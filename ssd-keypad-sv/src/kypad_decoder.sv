==> flow/design.v <==
`timescale 1ns / 1ps
module kypad_decoder(
    input clk,
    input rst,
    output logic [3:0] col,
    input [3:0] row,
    output [3:0] decode_out,
    output is_a_key_pressed
    );
    logic [19:0] sclk;
    logic [3:0] decode_reg;
    logic is_a_key_pressed_reg;
    always_ff @(posedge clk, posedge rst) begin
        if (rst == 1'b1) begin 
            decode_reg <= 4'b0;
            is_a_key_pressed_reg <= 1'b0;
        end 
        else begin
            if (sclk == 20'b11000011010100000) begin
                col <= 4'b0111;
                sclk <= sclk + 1;
            end
            else if (sclk == 20'b11000011010101000) begin
                if (row == 4'b0111) begin
                    decode_reg <= 4'b0001;  
                    is_a_key_pressed_reg <= 1'b1;
                end
                else if (row == 4'b1011) begin
                    decode_reg <= 4'b0100;  
                    is_a_key_pressed_reg <= 1'b1;
                end
                else if (row == 4'b1101) begin
                    decode_reg <= 4'b0111;  
                    is_a_key_pressed_reg <= 1'b1;
                end
                else if (row == 4'b1110) begin
                    decode_reg <= 4'b0000;  
                    is_a_key_pressed_reg <= 1'b1;
                end
                else begin
                    decode_reg <= decode_reg; 
                    is_a_key_pressed_reg <= 1'b0;
                end
                sclk <= sclk + 1;   
            end  
            if (sclk == 20'b110000110101000000) begin
                col <= 4'b1011;
                sclk <= sclk + 1;
            end  
            else if (sclk == 20'b110000110101001000) begin
                if (row == 4'b0111) begin
                    decode_reg <= 4'b0010;  
                    is_a_key_pressed_reg <= 1'b1;
                end
                else if (row == 4'b1011) begin
                    decode_reg <= 4'b0101;  
                    is_a_key_pressed_reg <= 1'b1;
                end
                else if (row == 4'b1101) begin
                    decode_reg <= 4'b1000;  
                    is_a_key_pressed_reg <= 1'b1;
                end
                else if (row == 4'b1110) begin
                    decode_reg <= 4'b1111;  
                    is_a_key_pressed_reg <= 1'b1;
                end
                else begin
                    decode_reg <= decode_reg; 
                    is_a_key_pressed_reg <= 1'b0;
                end
                sclk <= sclk + 1; 
            end
            if (sclk == 20'b1001001001111100000) begin
                col <= 4'b1101;
                sclk <= sclk + 1;
            end  
            else if (sclk == 20'b1001001001111101000) begin
                if (row == 4'b0111) begin
                    decode_reg <= 4'b0011;  
                    is_a_key_pressed_reg <= 1'b1;
                end
                else if (row == 4'b1011) begin
                    decode_reg <= 4'b0110;  
                    is_a_key_pressed_reg <= 1'b1;
                end
                else if (row == 4'b1101) begin
                    decode_reg <= 4'b1001;  
                    is_a_key_pressed_reg <= 1'b1;
                end
                else if (row == 4'b1110) begin
                    decode_reg <= 4'b1110;  
                    is_a_key_pressed_reg <= 1'b1;
                end
                else begin
                    decode_reg <= decode_reg; 
                    is_a_key_pressed_reg <= 1'b0;
                end
                sclk <= sclk + 1; 
            end
            if (sclk == 20'b1100001101010000000) begin
                col <= 4'b1110;
                sclk <= sclk + 1;
            end  
            else if (sclk == 20'b1100001101010001000) begin
                if (row == 4'b0111) begin
                    decode_reg <= 4'b1010;  
                    is_a_key_pressed_reg <= 1'b1;
                end
                else if (row == 4'b1011) begin
                    decode_reg <= 4'b1011;  
                    is_a_key_pressed_reg <= 1'b1;
                end
                else if (row == 4'b1101) begin
                    decode_reg <= 4'b1100;  
                    is_a_key_pressed_reg <= 1'b1;
                end
                else if (row == 4'b1110) begin
                    decode_reg <= 4'b1101;  
                    is_a_key_pressed_reg <= 1'b1;
                end
                else begin
                    decode_reg <= decode_reg; 
                    is_a_key_pressed_reg <= 1'b0;
                end
                sclk <= sclk + 1; 
            end            
        end    
    end
    assign decode_out = decode_reg;
    assign is_a_key_pressed = is_a_key_pressed_reg;
endmodule
Reports on kypad_decoder --
The steps from the RTL of kypad_decoder to its reports follow in flow order. Line numbers count from 1 in the design file above. Operators: Yosys type, input widths -> output width; for muxes data width and select width s. The mark -- stands for no value.
Set-up: top module kypad_decoder, clock port clk, cell library sky130hd, library corner tt_025C_1v80

Word-level counts --
Yosys after proc, flatten, opt, wreduce and memory -nomap, before mapping. Memory bits, and registers merged into a memory's read port (data or address), are not among the register bits. Print and check cells are not counted. Equal cells are merged and count once.
Cells by class: add/sub/neg operators 1, equality and inequality tests 13, mux-type cells 47, bitwise operators 1, reductions and logical operators 6
Operators by type and width (count):
- $mux 20 | 8
- $mux 4 | 25
- $eq 20x19->1 const B | 4
- $eq 20x17->1 const B | 2
- $eq 20x18->1 const B | 2
- $add 20x1->20 const B | 1
- $eq 4x4->1 const B | 3
- $mux 1 | 12
- $reduce_bool 8->1 | 1
- $ne 6x2->1 const B | 1
- $reduce_and 2->1 | 2
- $eq 4x3->1 const B | 1
- $reduce_bool 4->1 | 1
- $reduce_or 3->1 | 1
- $mux 3 | 1
- $reduce_or 2->1 | 1
- $mux 2 | 1
- $not 1->1 | 1
Storage and ports: register bits after elaboration 29, bits of input ports 6, output and inout bits 9, cells after elaboration 74

Depth --
Depth = most cells in a row (Yosys ltp): at word level without a register or memory, in the mapped netlist without a sequential cell, where the memories' decode and read muxes count.
Depth: depth after elaboration 13, ABC_AREA 0, depth in mapped cells 7, gate-level depth less buffers 7

After synthesis --
Yosys stat after the flow's synthesis: flattened, memories mapped to cells. It holds for the ABC_AREA given above (unset counts as 0); a run with the other value may have another netlist.
Cells by type:
- sky130_fd_sc_hd__edfxtp_1 | count 24, area in all 720.691 um2
- sky130_fd_sc_hd__dfrtp_1 | count 5, area in all 125.12 um2
- sky130_fd_sc_hd__xnor2_1 | count 12, area in all 105.101 um2
- sky130_fd_sc_hd__xor2_1 | count 7, area in all 61.309 um2
- sky130_fd_sc_hd__nand3_1 | count 12, area in all 60.058 um2
- sky130_fd_sc_hd__nand2_1 | count 15, area in all 56.304 um2
- sky130_fd_sc_hd__a21oi_1 | count 10, area in all 50.048 um2
- sky130_fd_sc_hd__nor4b_4 | count 2, area in all 47.546 um2
- sky130_fd_sc_hd__nor2_1 | count 12, area in all 45.043 um2
- sky130_fd_sc_hd__o21ai_0 | count 9, area in all 45.043 um2
- sky130_fd_sc_hd__and3_1 | count 6, area in all 37.536 um2
- sky130_fd_sc_hd__and4b_1 | count 3, area in all 30.029 um2
- sky130_fd_sc_hd__a211o_1 | count 3, area in all 26.275 um2
- sky130_fd_sc_hd__inv_1 | count 7, area in all 26.275 um2
- sky130_fd_sc_hd__nor4b_1 | count 3, area in all 26.275 um2
- sky130_fd_sc_hd__buf_2 | count 5, area in all 25.024 um2
- sky130_fd_sc_hd__ha_1 | count 2, area in all 25.024 um2
- sky130_fd_sc_hd__nand4_1 | count 4, area in all 25.024 um2
Not listed: further types 39, cells in them 60.
Mapped netlist: standard cells after synthesis 201, synthesis area 0.002037 mm2, sequential part of the area 0.0008458 mm2, flip-flop cells 29, buffers 8

Worst setup path after synthesis --
Source: OpenSTA report_checks on the synthesized netlist (no wires, ideal clock, input and output delay 20% of the period each), path of least setup slack; recovery checks are left aside. Register names are those of the netlist, which keeps one name where synthesis merged equal registers.
Timing post-synthesis: kind reg2reg, start register sclk[0], end register sclk[0], clock period 2.91 ns, setup time 0.384 ns, launch time at the first pin 0.000 ns, data arrival time 2.181 ns, data required time 2.526 ns, path slack 0.345 ns, delay of the path 2.565 ns, driving pins on the path 8, buffers on the path 0, period reached after synthesis 2.565 ns
"delay of the path" is the arrival time less input delay plus setup time. "driving pins on the path" counts driving pins, that of a launching flip-flop among them; a cell with two outputs on the path counts twice. "period reached after synthesis" is the clock period less the worst setup slack; recovery checks do not enter. This is arithmetic on one report: input and output delays are still those of the set period (20% each). The rows between start and end are the longest chain of elaborated cells between them; the timing report does not say that the signal goes this way. Where chains are equally long, one stands for them. A line is the first line of the expression or statement that the cell stems from. Yosys adds cells for indexed reads and writes and turns some case tables into memories. A register here has more assigning lines than the two given. The path ends at the enable pin of a flip-flop; only ways to that pin are counted.
On the way, post-synthesis: cells stage by stage sky130_fd_sc_hd__edfxtp_1 -> sky130_fd_sc_hd__inv_1 -> sky130_fd_sc_hd__ha_1 -> sky130_fd_sc_hd__nor4b_4 -> sky130_fd_sc_hd__nand2_1 -> sky130_fd_sc_hd__or3_4 -> sky130_fd_sc_hd__o2111a_1 -> sky130_fd_sc_hd__a21oi_2, cells in the longest elaborated chain 3, elaborated cells between the ends (all ways) 10, RTL lines with such cells 8, those cells by class 8 x eq/ne; 2 x reduce/logical
Ends and longest elaborated chain, post-synthesis:
- from (decl) | RTL line 10 | logic [19:0] sclk;
- from (assign) | RTL line 21 | sclk <= sclk + 1;
- from (assign) | RTL line 44 | sclk <= sclk + 1;
- $eq 20x17->1 | RTL line 19 | if (sclk == 20'b11000011010100000) begin
- $reduce_bool 8->1
- $reduce_and 2->1
- to (assign) | RTL line 21
- to (assign) | RTL line 44
- to (decl) | RTL line 10

Worst path after layout --
Path of least setup slack in the final report of stored run 1 (OpenROAD, finished layout, wires in). Where an end is a register, its clock arrival counts in the times.
Timing post-layout: kind reg2reg, start register sclk[0], end register sclk[2], clock period 2.93 ns, setup time 0.31 ns, launch time at the first pin 0.29 ns, data arrival time 2.54 ns, data required time 2.89 ns, path slack 0.35 ns, driving pins on the path 9, buffers on the path 1
The rows between start and end are the longest chain of elaborated cells between them; the timing report does not say that the signal goes this way. Where chains are equally long, one stands for them. A register here has more assigning lines than the two given. The path ends at the enable pin of a flip-flop; only ways to that pin are counted.
On the way, post-layout: cells stage by stage sky130_fd_sc_hd__edfxtp_1 -> sky130_fd_sc_hd__inv_1 -> sky130_fd_sc_hd__ha_1 -> sky130_fd_sc_hd__nor4b_4 -> sky130_fd_sc_hd__nand3_1 -> sky130_fd_sc_hd__a21oi_2 -> sky130_fd_sc_hd__nor3_2 -> sky130_fd_sc_hd__a21oi_2 -> sky130_fd_sc_hd__buf_4, cells in the longest elaborated chain 3, elaborated cells between the ends (all ways) 10, RTL lines with such cells 8, those cells by class 8 x eq/ne; 2 x reduce/logical
Ends and longest elaborated chain, post-layout:
- from (decl) | RTL line 10 | logic [19:0] sclk;
- from (assign) | RTL line 21 | sclk <= sclk + 1;
- from (assign) | RTL line 44 | sclk <= sclk + 1;
- $eq 20x17->1 | RTL line 19 | if (sclk == 20'b11000011010100000) begin
- $reduce_bool 8->1
- $reduce_and 2->1
- to (assign) | RTL line 21
- to (assign) | RTL line 44
- to (decl) | RTL line 10

Data sheet: physical implementation of kypad_decoder

Measured data: module kypad_decoder, platform sky130hd, 2 stored runs of the flow under differing settings, order arbitrary. Input and output delays are each 20% of the period that was set; the output load is 0.01 pF.
"worst setup path time" = time allowed to the worst setup path (clock period - input delay - output delay, where it has them) - its slack; a late launch clock adds to it, a late capture clock takes from it.
[stored run 1] settings: period_ns=2.93, CORE_UTILIZATION=44, CAP_MARGIN=20, CORE_MARGIN=2, SLEW_MARGIN=20
[stored run 1] result: chip area after synthesis (Yosys) 0.002037 mm2, die area 0.0051898 mm2, standard-cell area of the final layout 0.0023272 mm2, worst setup slack after layout 0.353 ns, worst setup path time 2.58 ns, worst setup path kind reg2reg
[stored run 2] settings: period_ns=4.31, CORE_UTILIZATION=22, SETUP_SLACK_MARGIN=-0.25, PLACE_DENSITY=0.9, CORE_ASPECT_RATIO=1.94, CELL_PAD_IN_SITES_GLOBAL_PLACEMENT=0, CELL_PAD_IN_SITES_DETAIL_PLACEMENT=0, GPL_TIMING_DRIVEN=1, GPL_ROUTABILITY_DRIVEN=1, CTS_CLUSTER_SIZE=29, CTS_CLUSTER_DIAMETER=261, MIN_ROUTING_LAYER=met1, MAX_ROUTING_LAYER=met4, CAP_MARGIN=20, CORE_MARGIN=2, SLEW_MARGIN=20
[stored run 2] result: chip area after synthesis (Yosys) 0.002037 mm2, die area 0.0100876 mm2, standard-cell area of the final layout 0.0024448 mm2, worst setup slack after layout 1.630 ns, worst setup path time 1.82 ns, worst setup path kind in2reg
